==> flow/design.v <==
module utmi_interface (
    input  wire       i_clk,
    input  wire       i_rst_n,
    input  wire [7:0] i_rx_data,
    input  wire       i_rx_valid,
    input  wire       i_rx_error,
    input  wire       i_rx_active,
    output reg  [7:0] o_tx_data,
    output reg        o_tx_valid,
    input  wire       i_tx_ready,
    output reg  [7:0] o_utmi_rxdata,
    output reg        o_utmi_rxvalid,
    output reg        o_utmi_rxerror,
    output reg        o_utmi_rxactive,
    input  wire [7:0] i_utmi_txdata,
    input  wire       i_utmi_txvalid,
    output reg        o_utmi_txready,
    input  wire [1:0] i_xcvrselect,     
    input  wire [1:0] i_opmode,         
    input  wire       i_termselect,     
    input  wire       i_suspendm,       
    output reg  [1:0] o_linestate,      
    output reg        o_hostdisconnect,  
    output reg        o_iddig,           
    output reg        o_sessend,         
    output reg        o_sessvld,         
    output reg        o_vbusvalid,       
    input  wire [1:0] i_phy_linestate,
    input  wire       i_phy_hs_mode,
    input  wire       i_phy_fs_mode,
    input  wire       i_connect_state,
    input  wire       i_suspend_req
);
localparam [1:0] 
    OPMODE_NORMAL       = 2'b00,
    OPMODE_NON_DRIVING  = 2'b01,
    OPMODE_DISABLE_BITSTUFF = 2'b10,
    OPMODE_RESERVED     = 2'b11;
localparam [1:0]
    XCVR_HS             = 2'b00,
    XCVR_FS             = 2'b01,
    XCVR_LS             = 2'b10,
    XCVR_FS4LS          = 2'b11;
reg [7:0] rx_data_reg;
reg rx_valid_reg;
reg rx_error_reg;
reg rx_active_reg;
reg tx_ready_reg;
typedef enum logic [2:0] {
    UTMI_IDLE           = 3'h0,
    UTMI_RX_ACTIVE      = 3'h1,
    UTMI_TX_ACTIVE      = 3'h2,
    UTMI_SUSPEND        = 3'h3,
    UTMI_ERROR          = 3'h4
} utmi_state_t;
utmi_state_t current_state, next_state;
always @(posedge i_clk or negedge i_rst_n) begin
    if (!i_rst_n) begin
        current_state <= UTMI_IDLE;
    end else begin
        current_state <= next_state;
    end
end
always @(*) begin
    next_state = current_state;
    case (current_state)
        UTMI_IDLE: begin
            if (i_suspendm) begin
                next_state = UTMI_SUSPEND;
            end else if (i_rx_active && i_rx_valid) begin
                next_state = UTMI_RX_ACTIVE;
            end else if (i_utmi_txvalid && i_tx_ready) begin
                next_state = UTMI_TX_ACTIVE;
            end else if (i_rx_error) begin
                next_state = UTMI_ERROR;
            end
        end
        UTMI_RX_ACTIVE: begin
            if (i_rx_error) begin
                next_state = UTMI_ERROR;
            end else if (!i_rx_active) begin
                next_state = UTMI_IDLE;
            end else if (i_suspendm) begin
                next_state = UTMI_SUSPEND;
            end
        end
        UTMI_TX_ACTIVE: begin
            if (!i_utmi_txvalid || !i_tx_ready) begin
                next_state = UTMI_IDLE;
            end else if (i_suspendm) begin
                next_state = UTMI_SUSPEND;
            end
        end
        UTMI_SUSPEND: begin
            if (!i_suspendm) begin
                next_state = UTMI_IDLE;
            end
        end
        UTMI_ERROR: begin
            if (!i_rx_error && !i_rx_active) begin
                next_state = UTMI_IDLE;
            end
        end
        default: begin
            next_state = UTMI_IDLE;
        end
    endcase
end
always @(posedge i_clk or negedge i_rst_n) begin
    if (!i_rst_n) begin
        o_utmi_rxdata <= 8'h00;
        o_utmi_rxvalid <= 1'b0;
        o_utmi_rxerror <= 1'b0;
        o_utmi_rxactive <= 1'b0;
        rx_data_reg <= 8'h00;
        rx_valid_reg <= 1'b0;
        rx_error_reg <= 1'b0;
        rx_active_reg <= 1'b0;
    end else begin
        rx_data_reg <= i_rx_data;
        rx_valid_reg <= i_rx_valid;
        rx_error_reg <= i_rx_error;
        rx_active_reg <= i_rx_active;
        case (current_state)
            UTMI_RX_ACTIVE: begin
                if (i_opmode == OPMODE_NORMAL || i_opmode == OPMODE_DISABLE_BITSTUFF) begin
                    o_utmi_rxdata <= rx_data_reg;
                    o_utmi_rxvalid <= rx_valid_reg;
                    o_utmi_rxactive <= rx_active_reg;
                    o_utmi_rxerror <= rx_error_reg;
                end else begin
                    o_utmi_rxvalid <= 1'b0;
                    o_utmi_rxactive <= 1'b0;
                    o_utmi_rxerror <= 1'b0;
                end
            end
            UTMI_ERROR: begin
                o_utmi_rxerror <= 1'b1;
                o_utmi_rxvalid <= 1'b0;
                o_utmi_rxactive <= 1'b0;
            end
            default: begin
                o_utmi_rxvalid <= 1'b0;
                o_utmi_rxactive <= 1'b0;
                o_utmi_rxerror <= 1'b0;
            end
        endcase
    end
end
always @(posedge i_clk or negedge i_rst_n) begin
    if (!i_rst_n) begin
        o_tx_data <= 8'h00;
        o_tx_valid <= 1'b0;
        o_utmi_txready <= 1'b0;
        tx_ready_reg <= 1'b0;
    end else begin
        tx_ready_reg <= i_tx_ready;
        case (current_state)
            UTMI_TX_ACTIVE: begin
                if (i_opmode == OPMODE_NORMAL || i_opmode == OPMODE_DISABLE_BITSTUFF) begin
                    if (i_utmi_txvalid && tx_ready_reg) begin
                        o_tx_data <= i_utmi_txdata;
                        o_tx_valid <= 1'b1;
                        o_utmi_txready <= 1'b1;
                    end else begin
                        o_tx_valid <= 1'b0;
                        o_utmi_txready <= tx_ready_reg;
                    end
                end else begin
                    o_tx_valid <= 1'b0;
                    o_utmi_txready <= 1'b0;
                end
            end
            UTMI_IDLE: begin
                o_tx_valid <= 1'b0;
                o_utmi_txready <= tx_ready_reg && (i_opmode != OPMODE_NON_DRIVING);
            end
            default: begin
                o_tx_valid <= 1'b0;
                o_utmi_txready <= 1'b0;
            end
        endcase
    end
end
always @(posedge i_clk or negedge i_rst_n) begin
    if (!i_rst_n) begin
        o_linestate <= 2'b00;           
        o_hostdisconnect <= 1'b0;
        o_iddig <= 1'b1;                
        o_sessend <= 1'b0;
        o_sessvld <= 1'b0;
        o_vbusvalid <= 1'b0;
    end else begin
        o_linestate <= i_phy_linestate;
        o_iddig <= 1'b1;
        if (i_phy_linestate == 2'b00 && !i_rx_active) begin
            o_hostdisconnect <= 1'b1;
        end else if (i_connect_state) begin
            o_hostdisconnect <= 1'b0;
        end
        if (i_connect_state && (i_phy_hs_mode || i_phy_fs_mode)) begin
            o_sessvld <= 1'b1;
            o_vbusvalid <= 1'b1;
            o_sessend <= 1'b0;
        end else begin
            o_sessvld <= 1'b0;
            o_vbusvalid <= 1'b0;
            o_sessend <= 1'b1;
        end
    end
end
reg xcvr_select_valid;
reg opmode_valid;
always @(*) begin
    case (i_xcvrselect)
        XCVR_HS: xcvr_select_valid = i_phy_hs_mode;
        XCVR_FS, XCVR_LS, XCVR_FS4LS: xcvr_select_valid = i_phy_fs_mode;
        default: xcvr_select_valid = 1'b0;
    endcase
    case (i_opmode)
        OPMODE_NORMAL, OPMODE_NON_DRIVING, OPMODE_DISABLE_BITSTUFF: opmode_valid = 1'b1;
        OPMODE_RESERVED: opmode_valid = 1'b0;
        default: opmode_valid = 1'b0;
    endcase
end
endmodule
**Step by step through the tools: utmi_interface**

The steps from the RTL of utmi_interface to its reports follow in flow order.
Line numbers count from 1 in the design file above.
Operators carry their Yosys type and port widths (W data, S select, Z words).
Library cell names are shortened.
The mark -- stands for no value.

- Design top: utmi_interface
- Clock: i_clk
- Standard-cell library: sky130hd
- Corner: tt_025C_1v80

**Word-level counts**

Yosys after proc, flatten, opt, wreduce and memory -nomap, before mapping. Memory bits, and registers merged into a memory's read port (data or address), are not among the register bits. Print and check cells are not counted. Equal cells are merged and count once.

- Flip-flop bits (word level): 41
- Elaborated cells: 74

- Equal/unequal tests: 9
- Mux-type cells: 27
- Reduce/logical cells: 21

Operator list:

| kind | count |
|---|---|
| $mux W3 | 10 |
| $pmux W3 S5 | 1 |
| $mux W1 | 14 |
| $logic_and A1 B1 Y1 | 7 |
| $eq A3 B2 Y1 const B | 2 |
| $reduce_and A3 Y1 | 2 |
| $ne A5 B5 Y1 const B | 1 |
| $logic_not A1 Y1 | 4 |
| $ne A2 B2 Y1 const B | 2 |
| $logic_not A2 Y1 | 2 |
| $pmux W1 S2 | 2 |
| $logic_or A1 B1 Y1 | 3 |
| $eq A3 B1 Y1 const B | 1 |
| $eq A3 B3 Y1 const B | 1 |
| $logic_not A3 Y1 | 1 |
| $ne A2 B1 Y1 const B | 1 |
| $eq A2 B2 Y1 const B | 1 |
| $reduce_and A2 Y1 | 1 |
| $reduce_bool A2 Y1 | 1 |

**Longest topological paths**

Depth = most cells in a row (Yosys ltp): at word level without a register or memory, in the mapped netlist without a sequential cell, where the memories' decode and read muxes count.

- Word-level depth: 5
- ABC_AREA: 0
- Gate-level depth with buffers: 3
- Depth with buffers taken out: 3

**After synthesis**

The flow's flattened synthesis, as Yosys stat reports it; memories are mapped. The netlist is that of the ABC_AREA named above (0 if unset); the other value can give another one.

- Standard cells after synthesis: 94
- Cell area after synthesis: 1,481.4 sq um
- Sequential part of the area: 1,077.3 sq um
- Mapped flip-flops: 43

Cells by type:

| cell | count | total area (sq um) |
|---|---|---|
| dfrtp_1 | 42 | 1.05E+03 |
| mux2_2 | 16 | 180.173 |
| dfstp_2 | 1 | 26.275 |
| nand4b_4 | 1 | 23.773 |
| buf_4 | 3 | 22.522 |
| a21oi_1 | 4 | 20.019 |
| and2_1 | 3 | 18.768 |
| nor2b_1 | 3 | 18.768 |
| inv_1 | 3 | 11.261 |
| nor2_1 | 3 | 11.261 |
| a32o_1 | 1 | 10.01 |
| o21ai_0 | 2 | 10.01 |
| o31a_1 | 1 | 8.758 |
| o32ai_1 | 1 | 8.758 |
| a21boi_0 | 1 | 7.507 |
| a21o_1 | 1 | 7.507 |
| nand2_1 | 2 | 7.507 |
| nand3b_1 | 1 | 7.507 |

Other cell types: 5; their cells: 5.

**Timing after synthesis**

OpenSTA on the mapped netlist: ideal clock, no wires. The path of least setup slack (recovery checks aside). Input and output delay are each 20% of the period. Register names are those of the netlist, which keeps one name where synthesis merged equal registers.

- Kind: reg-to-reg
- From: reg current_state
- To: reg o_utmi_rxdata[0]
- Clock period: 1.11 ns
- Library setup time: 0.125 ns
- Launch time at the first pin: 0.000 ns
- Arrival: 0.991 ns
- Data required time: 0.985 ns
- Slack: -0.006 ns
- Path delay: 1.116 ns
- Stages on the path: 4
- Synthesis period reached: 1.116 ns

"path delay" = arrival - input delay + setup time.
"stages on the path" counts driving pins, that of a launching flip-flop among them; a cell with two outputs on the path counts twice.
"synthesis period reached" = period - worst setup slack (recovery checks aside). The figure is calculated, with input and output delays left at 20% of the set period.
Where an end lacks its bit number, it is one bit of the signal, or one of the new flip-flops if synthesis recoded a state register.
Between the ends stands the longest chain of elaborated cells between them, by number of cells; it is not shown to be the way that was timed. Of several equally long chains one is given.
Each line given opens the expression or statement behind the cell; cells for indexed reads and writes are added by Yosys, which also makes memories of some case tables.

- Path through: dfrtp_1 > nor2b_1 > buf_4 > mux2_2
- Cells in the longest elaborated chain: 2

RTL lines, path after synthesis:

| what | line | RTL |
|---|---|---|
| start, declared | 56 | `utmi_state_t current_state, next_state;` |
| start, assigned | 59 | `current_state <= UTMI_IDLE;` |
| start, assigned | 61 | `current_state <= next_state;` |
| $eq A3 B1 Y1 | 124 | `case (current_state)` |
| $reduce_and A2 Y1 | -- |  |
| end, assigned | 111 | `o_utmi_rxdata <= 8'h00;` |
| end, assigned | 127 | `o_utmi_rxdata <= rx_data_reg;` |
| end, declared | 11 | `output reg  [7:0] o_utmi_rxdata,` |

**Path in the finished layout**

From the final timing report of record 1: the path of least setup slack in the routed layout; clock arrival at registers is part of the times.

- Kind: reg-to-output
- From: reg o_tx_data[0]
- To: out o_tx_data[0]
- Clock period: 2.44 ns
- Output delay: 0.49 ns
- Launch time at the first pin: 0.35 ns
- Arrival: 1.27 ns
- Data required time: 1.95 ns
- Slack: 0.68 ns
- Stages on the path: 2

- Path through: dfrtp_1 > clkdlybuf4s50_1
- Cells in the longest elaborated chain: 0

RTL lines, path post-layout:

| what | line | RTL |
|---|---|---|
| start, declared | 8 | `output reg  [7:0] o_tx_data,` |
| start, assigned | 152 | `o_tx_data <= 8'h00;` |
| start, assigned | 162 | `o_tx_data <= i_utmi_txdata;` |
| end, declared | 8 |  |

Subject: flow runs of utmi_interface

Hi,

Module utmi_interface, platform sky130hd: 2 stored runs of the flow (Yosys, OpenROAD) with differing settings, in no particular order. Input and output delays are each 20% of the period that was set; the output load is 0.01 pF.
By "period reached" is meant the clock period of the run minus its worst setup slack. This is arithmetic on one report: input and output delays are still those of the set period (20% each).
"worst path time" means the part of the period allowed to the worst setup path (the constraints hold back 20% at inputs and 20% at outputs) less its slack; where the path has registers, the arrival times of their clocks count too.
By "total design power" is meant OpenSTA's value without simulated activity: inputs other than the clock are taken to toggle once in ten clock periods, and the tool carries that through the logic.

### Record 1

Settings: `period_ns=2.44`, `CORE_UTILIZATION=53`, `SETUP_SLACK_MARGIN=0.65`, `PLACE_DENSITY_LB_ADDON=0.16`, `HOLD_SLACK_MARGIN=0.19`, `TNS_END_PERCENT=5`, `ABC_AREA=0`, `GPL_TIMING_DRIVEN=1`, `GPL_ROUTABILITY_DRIVEN=1`, `CAP_MARGIN=25`, `CORE_MARGIN=2`, `SLEW_MARGIN=20`

- Final utilization: 80.9 %
- Standard-cell area after layout: 2,192.1 sq um
- Post-synthesis cell area: 1,481.4 sq um
- Total design power: 1.522 mW
- Die area: 3,234.2 sq um
- Lowest setup slack: 0.682 ns
- Final setup TNS: 0.000 ns
- Worst path time: 1.27 ns
- Worst setup path kind: reg-to-output
- Post-route worst hold slack: 0.461 ns
- Period reached: 1.758 ns

### Record 2

Settings: `period_ns=0.937`, `CORE_UTILIZATION=36`, `SETUP_SLACK_MARGIN=-0.03`, `PLACE_DENSITY_LB_ADDON=0.08`, `CELL_PAD_IN_SITES_GLOBAL_PLACEMENT=1`, `TNS_END_PERCENT=20`, `ABC_AREA=1`, `MAX_ROUTING_LAYER=met5`, `CAP_MARGIN=20`, `CORE_MARGIN=2`, `SLEW_MARGIN=20`

- Post-route worst hold slack: 0.228 ns
- Total design power: 4.181 mW
- Worst path time: 0.82 ns
- Worst setup path kind: reg-to-output
- Lowest setup slack: -0.073 ns
- Post-synthesis cell area: 1,596.5 sq um
- Final utilization: 54.9 %
- Final setup TNS: -1.412 ns
- Period reached: 1.010 ns
- Die area: 4,983.6 sq um
- Standard-cell area after layout: 2,373.5 sq um

Regards
